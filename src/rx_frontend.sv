==> flow/design.v <==
module rx_frontend #(
  parameter logic[3:0] MIN_FRAME_SIZE = 8,
  parameter logic[3:0] MAX_FRAME_SIZE = 11
)(
  input   logic         clk_i,
  input   logic         rst_i,
  input   logic[15:0]   cr_acc_incr_i,
  input   logic         cr_ds_i,
  input   logic[1:0]    cr_p_i,
  input   logic         cr_s_i,
  input   logic         uart_rx_i,
  output  logic[10:0]   frame_o,
  output  logic         parity_err_o,
  output  logic         frame_err_o,
  output  logic         output_valid_o
);
typedef enum {
  IDLE,     
  START,    
  DATA      
} state_t;
state_t state_d, state_q;
logic uart_rx_q, uart_rx_qq, uart_rx_qqq;
logic[16:0] baud_acc_d, baud_acc_q;
logic baud_acc_half_overflow, baud_acc_overflow;
logic[MAX_FRAME_SIZE:0]  frame_bit_cnt_d, frame_bit_cnt_q;
logic[$clog2(MAX_FRAME_SIZE)-1:0] frame_size;
logic[$clog2(MAX_FRAME_SIZE)-1:0] frame_start_index;
logic frame_bit_cnt_done;
logic data_bit_cnt_done_d, data_bit_cnt_done_q;
logic parity_d, parity_q;
logic parity_bit;
logic[MAX_FRAME_SIZE-1:0] frame_d, frame_q, frame_shifted0, frame_shifted;
always_comb begin : state_machine
  state_d = state_q;
  case(state_q)
    IDLE: begin
      if(uart_rx_qq == 0) begin
        state_d = START;
      end
    end
    START: begin
      if(baud_acc_half_overflow) begin
        state_d = DATA;
      end
    end
    DATA: begin
      if(frame_bit_cnt_done) begin
        state_d = IDLE;
      end
    end
    default: begin end
  endcase
end
always_comb begin : sampling
  baud_acc_d = 0;
  frame_bit_cnt_d = frame_bit_cnt_q;
  frame_d = frame_q;
  parity_d = parity_q;
  frame_size = MIN_FRAME_SIZE + {3'b0, cr_ds_i} + {2'b0, (cr_p_i == '0 ? 1'b0 : 1'b1)} + {3'b0, cr_s_i};
  frame_start_index = MAX_FRAME_SIZE - frame_size;
  frame_bit_cnt_done = frame_bit_cnt_q[frame_size];
  data_bit_cnt_done_d = data_bit_cnt_done_q | (cr_ds_i ? frame_bit_cnt_q[8] : frame_bit_cnt_q[7]);
  parity_bit = cr_ds_i ? frame_shifted[8] : frame_shifted[7];
  baud_acc_overflow = baud_acc_q[16];
  baud_acc_half_overflow = baud_acc_q[15];
  case(state_q)
    IDLE: begin
      if(uart_rx_qq == 0) begin
        baud_acc_d = {2'b0, cr_acc_incr_i[14:0]};
      end
    end
    START: begin
      baud_acc_d = {2'b0, baud_acc_q[14:0]} + {2'b0, cr_acc_incr_i[14:0]};
      if(baud_acc_half_overflow) begin
        baud_acc_d = {1'b0, cr_acc_incr_i[15:0]};
        frame_bit_cnt_d[0] = 1'b1;
        parity_d = cr_p_i[0];
      end
    end
    DATA: begin
      if(baud_acc_overflow) begin
        frame_bit_cnt_d = {frame_bit_cnt_d[MAX_FRAME_SIZE-1:0], 1'b0};
        frame_d = {uart_rx_qqq, frame_q[10:1]};
        parity_d = parity_q ^ (uart_rx_qqq & (~data_bit_cnt_done_q));
      end
      baud_acc_d = {1'b0, baud_acc_q[15:0]} + cr_acc_incr_i;
      if(frame_bit_cnt_done) begin
        frame_bit_cnt_d = '0;
        data_bit_cnt_done_d = 0;
      end
    end
    default: begin end
  endcase
end
always_comb begin : frame_align
  frame_shifted0 = frame_start_index[0] ? {1'b0, frame_q[MAX_FRAME_SIZE-1:1]} : frame_q;
  frame_shifted  = frame_start_index[1] ? {2'b0, frame_shifted0[MAX_FRAME_SIZE-1:2]} : frame_shifted0;
end
always_ff @(posedge clk_i) begin
  if(rst_i) begin
    state_q         <= IDLE;
    uart_rx_q       <= 1;
    uart_rx_qq      <= 1;
    uart_rx_qqq     <= 1;
    baud_acc_q          <= '0;
    frame_q             <= '0;
    frame_bit_cnt_q     <= '0;
    data_bit_cnt_done_q <=  0;
    parity_q            <=  0;
  end else begin
    state_q <= state_d;
    uart_rx_q   <= uart_rx_i;
    uart_rx_qq  <= uart_rx_q;
    uart_rx_qqq <= uart_rx_qq;
    baud_acc_q <= baud_acc_d;
    frame_q <= frame_d;
    frame_bit_cnt_q <= frame_bit_cnt_d;
    data_bit_cnt_done_q <= data_bit_cnt_done_d;
    parity_q <= parity_d;
  end
end
assign frame_o = frame_shifted;
assign parity_err_o = (parity_q ^ parity_bit) & (cr_p_i[0] | cr_p_i[1]);
assign frame_err_o = (frame_q[MAX_FRAME_SIZE-1] == 0);
assign output_valid_o = frame_bit_cnt_done;
endmodule  
From RTL to reports: rx_frontend
Tool output for the design above, in the order of the flow.
Line numbers count from 1 in the design file above.
{"block": "setup", "top": "rx_frontend", "clk_port": "clk_i", "cell_library": "sky130hd", "pvt_corner": "tt_025C_1v80"}

After elaboration
Yosys after proc, flatten, opt, wreduce and memory -nomap, before mapping. Memory bits, and registers merged into a memory's read port (data or address), are not among the register bits. Print and check cells are not counted. Equal cells are merged and count once.
{"block": "bits", "output_inout_bits": 14, "regBits": 77, "input_bits": 23}
{"block": "op_classes", "n_addsub": 6, "eq_ne": 7, "logic": 8, "mux": 21, "reduce_and_logical": 10, "shift": 1}
{"block": "ops", "operator": "case mux 32 bit (select 3 bit)", "count": 1}
{"block": "ops", "operator": "two-way mux 32 bit", "count": 3}
{"block": "ops", "operator": "case mux 17 bit (select 3 bit)", "count": 1}
{"block": "ops", "operator": "equality test 32 x 1 -> 1 bit (second input constant)", "count": 1}
{"block": "ops", "operator": "equality test 32 x 2 -> 1 bit (second input constant)", "count": 1}
{"block": "ops", "operator": "logical NOT 32 bit", "count": 1}
{"block": "ops", "operator": "two-way mux 12 bit", "count": 2}
{"block": "ops", "operator": "two-way mux 11 bit", "count": 2}
{"block": "ops", "operator": "adder 16 x 16 -> 17 bit", "count": 1}
{"block": "ops", "operator": "adder 15 x 15 -> 16 bit", "count": 1}
{"block": "ops", "operator": "two-way mux 16 bit", "count": 1}
{"block": "ops", "operator": "two-way mux 15 bit", "count": 1}
{"block": "ops", "operator": "indexed select 12 x 4 -> 1 bit", "count": 1}
{"block": "ops", "operator": "inequality test 2 bit (second input constant)", "count": 4}
{"block": "ops", "operator": "adder 4 x 1 -> 4 bit", "count": 2}
{"block": "ops", "operator": "two-way mux 1 bit", "count": 8}
{"block": "ops", "operator": "AND reduction 3 bit", "count": 2}
{"block": "ops", "operator": "AND reduction 2 bit", "count": 2}
{"block": "ops", "operator": "nonzero test 2 bit", "count": 2}
{"block": "ops", "operator": "adder 4 x 1 -> 4 bit (first input constant)", "count": 1}
{"block": "ops", "operator": "AND reduction 4 bit", "count": 1}
{"block": "ops", "operator": "case mux 1 bit (select 2 bit)", "count": 2}
{"block": "ops", "operator": "inequality test 3 bit (second input constant)", "count": 1}
{"block": "ops", "operator": "nonzero test 3 bit", "count": 1}
{"block": "ops", "operator": "bitwise AND 1 bit", "count": 2}
{"block": "ops", "operator": "OR 1 bit", "count": 2}
{"block": "ops", "operator": "XOR 1 bit", "count": 2}
{"block": "ops", "operator": "NOT 1 bit", "count": 2}
Other operator kinds: 2; their cells: 2.

Depth
Depth = most cells in a row (Yosys ltp): at word level without a register or memory, in the mapped netlist without a sequential cell, where the memories' decode and read muxes count.
{"block": "logic_depth", "ltp_word": 10, "abc_area": 0, "depth_mapped": 9, "depth_no_buf": 9}

Synthesis result
Yosys stat after the flow's synthesis: flattened, memories mapped to cells. It holds for the ABC_AREA given above (unset counts as 0); a run with the other value may have another netlist.
{"block": "by_type", "cell_type": "sky130_fd_sc_hd__dfxtp_1", "count": 48}
{"block": "by_type", "cell_type": "sky130_fd_sc_hd__ha_1", "count": 16}
{"block": "by_type", "cell_type": "sky130_fd_sc_hd__mux4_2", "count": 8}
{"block": "by_type", "cell_type": "sky130_fd_sc_hd__nand2_1", "count": 48}
{"block": "by_type", "cell_type": "sky130_fd_sc_hd__a21oi_1", "count": 32}
{"block": "by_type", "cell_type": "sky130_fd_sc_hd__nor2_1", "count": 39}
{"block": "by_type", "cell_type": "sky130_fd_sc_hd__a22oi_1", "count": 16}
{"block": "by_type", "cell_type": "sky130_fd_sc_hd__xor2_1", "count": 6}
{"block": "by_type", "cell_type": "sky130_fd_sc_hd__a21o_1", "count": 6}
{"block": "by_type", "cell_type": "sky130_fd_sc_hd__o21ai_0", "count": 9}
{"block": "by_type", "cell_type": "sky130_fd_sc_hd__xnor2_1", "count": 5}
{"block": "by_type", "cell_type": "sky130_fd_sc_hd__inv_1", "count": 11}
{"block": "by_type", "cell_type": "sky130_fd_sc_hd__fa_1", "count": 2}
{"block": "by_type", "cell_type": "sky130_fd_sc_hd__clkbuf_1", "count": 10}
{"block": "by_type", "cell_type": "sky130_fd_sc_hd__mux2i_1", "count": 3}
{"block": "by_type", "cell_type": "sky130_fd_sc_hd__o21a_1", "count": 4}
{"block": "by_type", "cell_type": "sky130_fd_sc_hd__o21ai_1", "count": 6}
{"block": "by_type", "cell_type": "sky130_fd_sc_hd__a2111oi_4", "count": 1}
Not listed: further types 30, cells in them 53.
{"block": "synth_totals", "seqArea_um2": 960.9, "cell_count": 323, "ffs": 48, "area_um2": 2761.4}

Path before layout
Source: OpenSTA report_checks on the synthesized netlist (no wires, ideal clock, input and output delay 20% of the period each), path of least setup slack; recovery checks are left aside. Register names are those of the netlist, which keeps one name where synthesis merged equal registers.
{"block": "synth_path", "kind": "input-to-output", "start": "input cr_p_i[1]", "end": "output parity_err_o", "t_required_ns": 2.360, "output_delay_ns": 0.590, "path_delay_ns": 1.583, "period_ns": 2.95, "n_path_buf": 1, "path_stages": 7, "arrival_time_ns": 2.173, "path_slack_ns": 0.187, "synth_period_reached_ns": 2.763}
"path_delay_ns" = arrival - input delay + setup time.
A path that ends at an output port has no setup time.
"path_stages" counts driving pins, that of a launching flip-flop among them; a cell with two outputs on the path counts twice.
"synth_period_reached_ns" is the clock period less the worst setup slack; recovery checks do not enter. This is arithmetic on one report: input and output delays are still those of the set period (20% each).
The rows between start and end are the longest chain of elaborated cells between them; the timing report does not say that the signal goes this way. Where chains are equally long, one stands for them.
Each line given opens the expression or statement behind the cell; cells for indexed reads and writes are added by Yosys, which also makes memories of some case tables.
{"block": "synth_between", "path_cell_list": "sky130_fd_sc_hd__nor2_1 -> sky130_fd_sc_hd__fa_1 -> sky130_fd_sc_hd__buf_2 -> sky130_fd_sc_hd__a21oi_1 -> sky130_fd_sc_hd__mux2i_1 -> sky130_fd_sc_hd__xor2_1 -> sky130_fd_sc_hd__nor2_1", "elab_chain_cells": 10}
{"block": "synth_rtl", "item": "from (decl)", "line_no": 9, "source": "input   logic[1:0]    cr_p_i,"}
{"block": "synth_rtl", "item": "logical NOT 2 bit", "line_no": 60, "source": "frame_size = MIN_FRAME_SIZE + {3'b0, cr_ds_i} + {2'b0, (cr_p_i == '0 ? 1'b0 : 1'b1)} + {3'b0, cr_s_i};"}
{"block": "synth_rtl", "item": "two-way mux 1 bit", "line_no": 60}
{"block": "synth_rtl", "item": "adder 4 x 1 -> 4 bit (2 in a row)", "line_no": 60}
{"block": "synth_rtl", "item": "subtractor 2 bit", "line_no": 61, "source": "frame_start_index = MAX_FRAME_SIZE - frame_size;"}
{"block": "synth_rtl", "item": "two-way mux 11 bit", "line_no": 97, "source": "frame_shifted0 = frame_start_index[0] ? {1'b0, frame_q[MAX_FRAME_SIZE-1:1]} : frame_q;"}
{"block": "synth_rtl", "item": "two-way mux 11 bit", "line_no": 98, "source": "frame_shifted  = frame_start_index[1] ? {2'b0, frame_shifted0[MAX_FRAME_SIZE-1:2]} : frame_shifted0;"}
{"block": "synth_rtl", "item": "two-way mux 1 bit", "line_no": 64, "source": "parity_bit = cr_ds_i ? frame_shifted[8] : frame_shifted[7];"}
{"block": "synth_rtl", "item": "XOR 1 bit", "line_no": 124, "source": "assign parity_err_o = (parity_q ^ parity_bit) & (cr_p_i[0] | cr_p_i[1]);"}
{"block": "synth_rtl", "item": "bitwise AND 1 bit", "line_no": 124}
{"block": "synth_rtl", "item": "to (decl)", "line_no": 13, "source": "output  logic         parity_err_o,"}
Some nets on the timed path still bear RTL names; the line given drives or declares the net.
{"block": "synth_nets", "net": "frame_o[7]", "line_no": 98}

Timing after layout
From the final timing report of run 2: the path of least setup slack in the routed layout; clock arrival at registers is part of the times.
{"block": "layout_path", "kind": "input-to-output", "start": "input cr_s_i", "end": "output frame_o[4]", "arrival_time_ns": 2.38, "output_delay_ns": 0.63, "path_stages": 7, "period_ns": 3.16, "t_required_ns": 2.53, "n_path_buf": 4, "path_slack_ns": 0.15}
The rows between start and end are the longest chain of elaborated cells between them; the timing report does not say that the signal goes this way. Where chains are equally long, one stands for them.
{"block": "layout_between", "path_cell_list": "sky130_fd_sc_hd__dlygate4sd2_1 -> sky130_fd_sc_hd__inv_2 -> sky130_fd_sc_hd__fa_2 -> sky130_fd_sc_hd__buf_4 -> sky130_fd_sc_hd__buf_8 -> sky130_fd_sc_hd__mux4_2 -> sky130_fd_sc_hd__buf_2", "elab_chain_cells": 4}
{"block": "layout_rtl", "item": "from (decl)", "line_no": 10, "source": "input   logic         cr_s_i,"}
{"block": "layout_rtl", "item": "adder 4 x 1 -> 4 bit", "line_no": 60, "source": "frame_size = MIN_FRAME_SIZE + {3'b0, cr_ds_i} + {2'b0, (cr_p_i == '0 ? 1'b0 : 1'b1)} + {3'b0, cr_s_i};"}
{"block": "layout_rtl", "item": "subtractor 2 bit", "line_no": 61, "source": "frame_start_index = MAX_FRAME_SIZE - frame_size;"}
{"block": "layout_rtl", "item": "two-way mux 11 bit", "line_no": 97, "source": "frame_shifted0 = frame_start_index[0] ? {1'b0, frame_q[MAX_FRAME_SIZE-1:1]} : frame_q;"}
{"block": "layout_rtl", "item": "two-way mux 11 bit", "line_no": 98, "source": "frame_shifted  = frame_start_index[1] ? {2'b0, frame_shifted0[MAX_FRAME_SIZE-1:2]} : frame_shifted0;"}
{"block": "layout_rtl", "item": "to (decl)", "line_no": 12, "source": "output  logic[10:0]   frame_o,"}

Appendix: measured runs

Measured data: module rx_frontend, platform sky130hd, 2 stored runs of the flow under differing settings, order arbitrary. Input and output delays are each 20% of the period that was set; the output load is 0.01 pF.
By "clock_period_reached_ns" is meant the clock period of the run minus its worst setup slack. This is arithmetic on one report: input and output delays are still those of the set period (20% each).
"worstPathTime_ns": the worst setup path's part of the clock period (all of it between registers, 20% less for each end at a port) less its slack. A launch clock that arrives late makes it longer, a capture clock that arrives late makes it shorter.
"power_w": no workload was simulated; the value follows from the tool's default switching activity.

{"run": "run 1", "settings": { "period_ns": 3.67, "CORE_UTILIZATION": 72, "PLACE_DENSITY_LB_ADDON": 0.18, "CORE_MARGIN": 5, "CELL_PAD_IN_SITES_GLOBAL_PLACEMENT": 1, "ABC_AREA": 0, "GPL_TIMING_DRIVEN": 0, "GPL_ROUTABILITY_DRIVEN": 0, "CAP_MARGIN": 0, "SLEW_MARGIN": 30, "MIN_ROUTING_LAYER": "met1", "MAX_ROUTING_LAYER": "met5" }, "outcome": "did not finish, placement stopped with FLW-0024"}
{"run": "run 2", "settings": { "period_ns": 3.16, "SETUP_SLACK_MARGIN": 0.14, "CAP_MARGIN": 20, "CORE_MARGIN": 2, "CORE_UTILIZATION": 40, "SLEW_MARGIN": 20 }, "results": { "die_area_um2": 7583.8, "total_negative_slack_ns": 0.000, "setup_worst_slack_ns": 0.148, "worstPathTime_ns": 1.75, "timing.worst_path_kind": "input-to-output", "cell_area_final_um2": 3415.8, "final_hold_ws_ns": 0.434, "power_w": 0.001321, "clock_period_reached_ns": 3.012, "synthesis_area_um2": 2761.4 }}

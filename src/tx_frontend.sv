==> flow/design.v <==
module tx_frontend #(
  parameter logic[3:0] MIN_FRAME_SIZE = 8,
  parameter logic[3:0] MAX_FRAME_SIZE = 11
)(
  input   logic         clk_i,
  input   logic         rst_i,
  input   logic[15:0]   cr_acc_incr_i,
  input   logic         cr_ds_i,
  input   logic[1:0]    cr_p_i,
  input   logic         cr_s_i,
  input   logic         transmit_i,
  input   logic[7:0]    dr_i,
  output  logic         done_o,
  output  logic         uart_tx_o
);
typedef enum {
  IDLE,      
  START,     
  DATA,      
  PARITY,    
  STOP       
} state_t;
state_t state_d, state_q;
logic[16:0] baud_acc_d, baud_acc_q;
logic baud_acc_overflow;
logic[$size(dr_i)-1:0] bit_cnt_d, bit_cnt_q;
logic[$size(dr_i)-1:0] dr_d, dr_q;
logic parity_d, parity_q;
logic uart_tx_d, uart_tx_q;
logic done_d, done_q;
always_comb begin : baudrate_generation
  if(state_q == IDLE && transmit_i) begin
    baud_acc_d = 0;
  end else begin
    baud_acc_d = {1'b0, baud_acc_q[15:0]} + {1'b0, cr_acc_incr_i};
  end
  baud_acc_overflow = baud_acc_d[16];
end
always_comb begin : state_machine
  state_d = state_q;
  case(state_q)
    IDLE: begin
      if(transmit_i) begin
        state_d = START;
      end 
    end
    START: begin
      if(baud_acc_overflow) begin
        state_d = DATA;
      end
    end
    DATA: begin
      if(baud_acc_overflow && bit_cnt_q[0]) begin
        if(cr_p_i == '0) begin
          state_d = STOP;
        end else begin
          state_d = PARITY;
        end
      end
    end
    PARITY: begin
      if(baud_acc_overflow) begin
        state_d = STOP;
      end
    end
    STOP: begin
      if(baud_acc_overflow && bit_cnt_q[0]) begin
        state_d = IDLE;
      end
    end
    default: begin end
  endcase
end
always_comb begin : transmit
  dr_d = dr_q;
  uart_tx_d = 1;
  bit_cnt_d = bit_cnt_q;
  parity_d = parity_q;
  case(state_q)
    IDLE: begin
      if(transmit_i) begin
        bit_cnt_d = cr_ds_i ? (1 << 7) : (1 << 6);
        dr_d = dr_i;
        parity_d = cr_p_i[0];
      end
    end
    START: begin
      uart_tx_d = 1'b0;
    end 
    DATA: begin
      uart_tx_d = dr_q[0];
      if(baud_acc_overflow) begin
        bit_cnt_d = {1'b0, bit_cnt_q[$size(dr_i)-1:1]};
        dr_d = {1'b0, dr_q[$size(dr_i)-1:1]};
        parity_d = parity_q ^ dr_q[0];
        if(bit_cnt_q[0]) begin
          bit_cnt_d = cr_s_i ? (1 << 1) : (1 << 0);
        end
      end
    end
    PARITY: begin
      uart_tx_d = parity_q;
    end
    STOP: begin
      uart_tx_d = 1'b1;
      if(baud_acc_overflow) begin
        bit_cnt_d = {1'b0, bit_cnt_q[$size(dr_i)-1:1]};
      end
    end
    default: begin end
  endcase
end
always_comb begin : done
  done_d = 0;
  if(state_q == STOP && baud_acc_overflow && bit_cnt_q[0]) begin
    done_d = 1;
  end
end
always_ff @(posedge clk_i) begin
  if(rst_i) begin
    state_q <= IDLE;
    dr_q <= '0;
    baud_acc_q <= 0;
    bit_cnt_q <= 0;
    parity_q <= 0;
    done_q <= 0;
    uart_tx_q <= 1;
  end else begin
    state_q <= state_d;
    dr_q <= dr_d;
    baud_acc_q <= baud_acc_d;
    parity_q <= parity_d;
    bit_cnt_q <= bit_cnt_d;
    done_q <= done_d;
    uart_tx_q <= uart_tx_d;
  end
end
assign uart_tx_o = uart_tx_q;
assign done_o = done_q;
endmodule  
### Reports on tx_frontend

What the tools print for tx_frontend, step after step.
Line numbers count from 1 in the design file above.
Operators carry their Yosys type and port widths (W data, S select, Z words).
Library cell names are shortened.
Not given: n/a

| inputs | value |
|---|---|
| top | tx_frontend |
| clock input | clk_i |
| cell library | sky130hd |
| timing corner | tt_025C_1v80 |

### Word level

Counts by Yosys on the flattened word-level netlist (proc, flatten, opt, wreduce; memories kept). Register bits leave out memories and registers merged into their read ports (data or address). Print and check cells are left out. Cells with the same type and inputs are merged into one.

| operators by class | value |
|---|---|
| add/sub/neg operators | 1 |
| equality and inequality tests | 11 |
| mux-type cells | 23 |
| bitwise gates (word level) | 1 |
| reduce/logical cells | 13 |

Operators by type and width:

| operator | count |
|---|---|
| $pmux W32 S5 | 1 |
| $mux W32 | 5 |
| $eq A32 B2 Y1 const B | 2 |
| $mux W8 | 6 |
| $eq A32 B1 Y1 const B | 1 |
| $eq A32 B3 Y1 const B | 1 |
| $logic_not A32 Y1 | 1 |
| $pmux W8 S3 | 1 |
| $add A16 B16 Y17 | 1 |
| $mux W17 | 1 |
| $pmux W8 S2 | 1 |
| $ne A2 B2 Y1 const B | 7 |
| $mux W7 | 1 |
| $reduce_and A6 Y1 | 1 |
| $reduce_bool A5 Y1 | 1 |
| $logic_and A1 B1 Y1 | 4 |
| $reduce_and A4 Y1 | 1 |
| $reduce_and A3 Y1 | 1 |
| $reduce_bool A3 Y1 | 1 |
| $pmux W1 S3 | 1 |
| $mux W3 | 1 |
| $mux W1 | 3 |
| $logic_not A2 Y1 | 1 |
| $reduce_bool A2 Y1 | 1 |
| $reduce_or A2 Y1 | 1 |
| $pmux W1 S2 | 1 |
| $mux W2 | 1 |
| $xor A1 B1 Y1 | 1 |

| storage and ports | value |
|---|---|
| flip-flop bits (word level) | 67 |
| bits of input ports | 31 |
| elaborated cells | 56 |

### Logic depth

Longest topological path by Yosys (ltp), each cell counted once; first at word level (registers and memories cut), then after technology mapping (sequential cells cut; the memories' decode and read muxes count).

| logic depth | value |
|---|---|
| word-level depth | 6 |
| ABC_AREA | 0 |
| mapped depth | 9 |

### After synthesis

The flow's flattened synthesis, as Yosys stat reports it; memories are mapped. The netlist is that of the ABC_AREA named above (0 if unset); the other value can give another one.

Cell types:

| cell | count | area in all (um^2) |
|---|---|---|
| dfxtp_1 | 40 | 800.768 |
| ha_1 | 16 | 200.192 |
| mux2i_1 | 12 | 120.115 |
| nor2_1 | 26 | 97.594 |
| nand2_1 | 25 | 93.84 |
| a21oi_1 | 18 | 90.086 |
| o21ai_0 | 14 | 70.067 |
| o311a_1 | 7 | 70.067 |
| a21o_1 | 6 | 45.043 |
| buf_6 | 4 | 45.043 |
| nand3_1 | 9 | 45.043 |
| a211oi_1 | 5 | 37.536 |
| xnor2_1 | 4 | 35.034 |
| xor2_1 | 4 | 35.034 |
| mux2_4 | 2 | 30.029 |
| nor3_1 | 6 | 30.029 |
| o31ai_1 | 4 | 30.029 |
| inv_1 | 7 | 26.275 |

Other cell types: 30; their cells: 49.

| synthesis totals | value |
|---|---|
| cell count | 258 |
| synthesis area | 0.0022747 mm^2 |
| sequential area | 0.0008008 mm^2 |
| flip-flop cells | 40 |
| buffer cells | 10 |

### Worst setup path after synthesis

OpenSTA on the mapped netlist: ideal clock, no wires. The path of least setup slack (recovery checks aside). Input and output delay are each 20% of the period. Register names are those of the netlist, which keeps one name where synthesis merged equal registers.

| timing post-synthesis | value |
|---|---|
| path kind | input-to-reg |
| from | in cr_acc_incr_i[0] |
| to | reg bit_cnt_q[1] |
| clock period | 2.72 ns |
| input delay | 0.544 ns |
| arrival | 2.593 ns |
| required time | 2.599 ns |
| path slack | 0.006 ns |
| path delay | 2.170 ns |
| stages | 9 |
| path buffers | 1 |
| synthesis period reached | 2.714 ns |

"path delay" is the arrival time less input delay plus setup time.
"stages" counts driving pins, that of a launching flip-flop among them; a cell with two outputs on the path counts twice.
"synthesis period reached" is the clock period less the worst setup slack; recovery checks do not enter. This is arithmetic on one report: input and output delays are still those of the set period (20% each).
The rows between start and end are the longest chain of elaborated cells between them; the timing report does not say that the signal goes this way. Where chains are equally long, one stands for them.
A line is the first line of the expression or statement that the cell stems from. Yosys adds cells for indexed reads and writes and turns some case tables into memories.

| on the way, post-synthesis | value |
|---|---|
| cell sequence | ha_1 > fa_1 > a211oi_1 > or3_4 > a21oi_2 > nor3_2 > o31a_1 > buf_6 > mux2_4 |
| cells in the longest elaborated chain | 4 |

Ends and longest elaborated chain, post-synthesis:

| what | RTL line | source |
|---|---|---|
| start, declared | 7 | `input   logic[15:0]   cr_acc_incr_i,` |
| $add A16 B16 Y17 | 35 | `baud_acc_d = {1'b0, baud_acc_q[15:0]} + {1'b0, cr_acc_incr_i};` |
| $mux W17 | 32 | `if(state_q == IDLE && transmit_i) begin` |
| $mux W8 | 106 | `if(baud_acc_overflow) begin` |
| $pmux W8 S3 | 79 | `case(state_q)` |
| end, assigned | 124 | `bit_cnt_q <= 0;` |
| end, assigned | 133 | `bit_cnt_q <= bit_cnt_d;` |
| end, declared | 26 | `logic[$size(dr_i)-1:0] bit_cnt_d, bit_cnt_q;` |

### Path in the finished layout

Path of least setup slack in the final report of entry A (OpenROAD, finished layout, wires in). Where an end is a register, its clock arrival counts in the times.

| timing after layout | value |
|---|---|
| path kind | input-to-reg |
| from | in cr_acc_incr_i[0] |
| to | reg bit_cnt_q[6] |
| clock period | 3.59 ns |
| input delay | 0.72 ns |
| arrival | 3.26 ns |
| required time | 3.78 ns |
| path slack | 0.51 ns |
| stages | 10 |
| path buffers | 2 |

The rows between start and end are the longest chain of elaborated cells between them; the timing report does not say that the signal goes this way. Where chains are equally long, one stands for them.

| on the way, after layout | value |
|---|---|
| cell sequence | clkdlybuf4s50_1 > ha_1 > fa_1 > a211oi_2 > or3_4 > a21oi_2 > nor3_2 > o31a_1 > buf_4 > mux2_4 |
| cells in the longest elaborated chain | 4 |

Ends and longest elaborated chain, after layout:

| what | RTL line | source |
|---|---|---|
| start, declared | 7 | `input   logic[15:0]   cr_acc_incr_i,` |
| $add A16 B16 Y17 | 35 | `baud_acc_d = {1'b0, baud_acc_q[15:0]} + {1'b0, cr_acc_incr_i};` |
| $mux W17 | 32 | `if(state_q == IDLE && transmit_i) begin` |
| $mux W8 | 106 | `if(baud_acc_overflow) begin` |
| $pmux W8 S3 | 79 | `case(state_q)` |
| end, assigned | 124 | `bit_cnt_q <= 0;` |
| end, assigned | 133 | `bit_cnt_q <= bit_cnt_d;` |
| end, declared | 26 | `logic[$size(dr_i)-1:0] bit_cnt_d, bit_cnt_q;` |

Subject: flow runs of tx_frontend

Hi,

Measured results for tx_frontend: 2 stored runs of the Yosys and OpenROAD flow on sky130hd. The settings differ; the order carries no meaning. The constraints put input and output delay at 20% of the set period each and load the outputs with 0.01 pF.
"time on the worst setup path": the worst setup path's part of the clock period (all of it between registers, 20% less for each end at a port) less its slack. A launch clock that arrives late makes it longer, a capture clock that arrives late makes it shorter.
"total design power" rests on the timing tool's default activity at the inputs, not on a simulated workload.
Among the settings, - means not set for that run.
Among the results, - means that no value is shown for the run.

| run | period_ns | CORE_UTILIZATION | SETUP_SLACK_MARGIN | PLACE_DENSITY_LB_ADDON | CORE_MARGIN | CELL_PAD_IN_SITES_GLOBAL_PLACEMENT | CELL_PAD_IN_SITES_DETAIL_PLACEMENT | TNS_END_PERCENT | CTS_CLUSTER_SIZE | CTS_CLUSTER_DIAMETER | SLEW_MARGIN | MIN_ROUTING_LAYER | MAX_ROUTING_LAYER | CAP_MARGIN | HOLD_SLACK_MARGIN | GPL_ROUTABILITY_DRIVEN | post-synthesis cell area (mm^2) | die size (mm^2) | utilization in the final report (%) | lowest setup slack (ns) | setup total negative slack (ns) | worst-case hold slack (ns) | total design power (mW) | time on the worst setup path (ns) | kind of the worst setup path |
|---|---|---|---|---|---|---|---|---|---|---|---|---|---|---|---|---|---|---|---|---|---|---|---|---|---|
| entry A | 3.59 | 48 | 0.41 | 0.2 | 5 | 1 | 1 | 55 | 68 | 211 | 0 | met1 | met5 | 20 | - | - | 0.0022747 | 0.0062158 | 59.7 | 0.513 | 0.000 | 0.463 | 1.239 | 2.36 | input-to-reg |
| entry B | 2.03 | 68 | - | 0.21 | 6 | - | 0 | - | - | - | 20 | - | - | 0 | 0.13 | 0 | - | - | - | - | - | - | - | - | - |

Entry B: incomplete, clock tree synthesis halted on DPL-0038

Regards
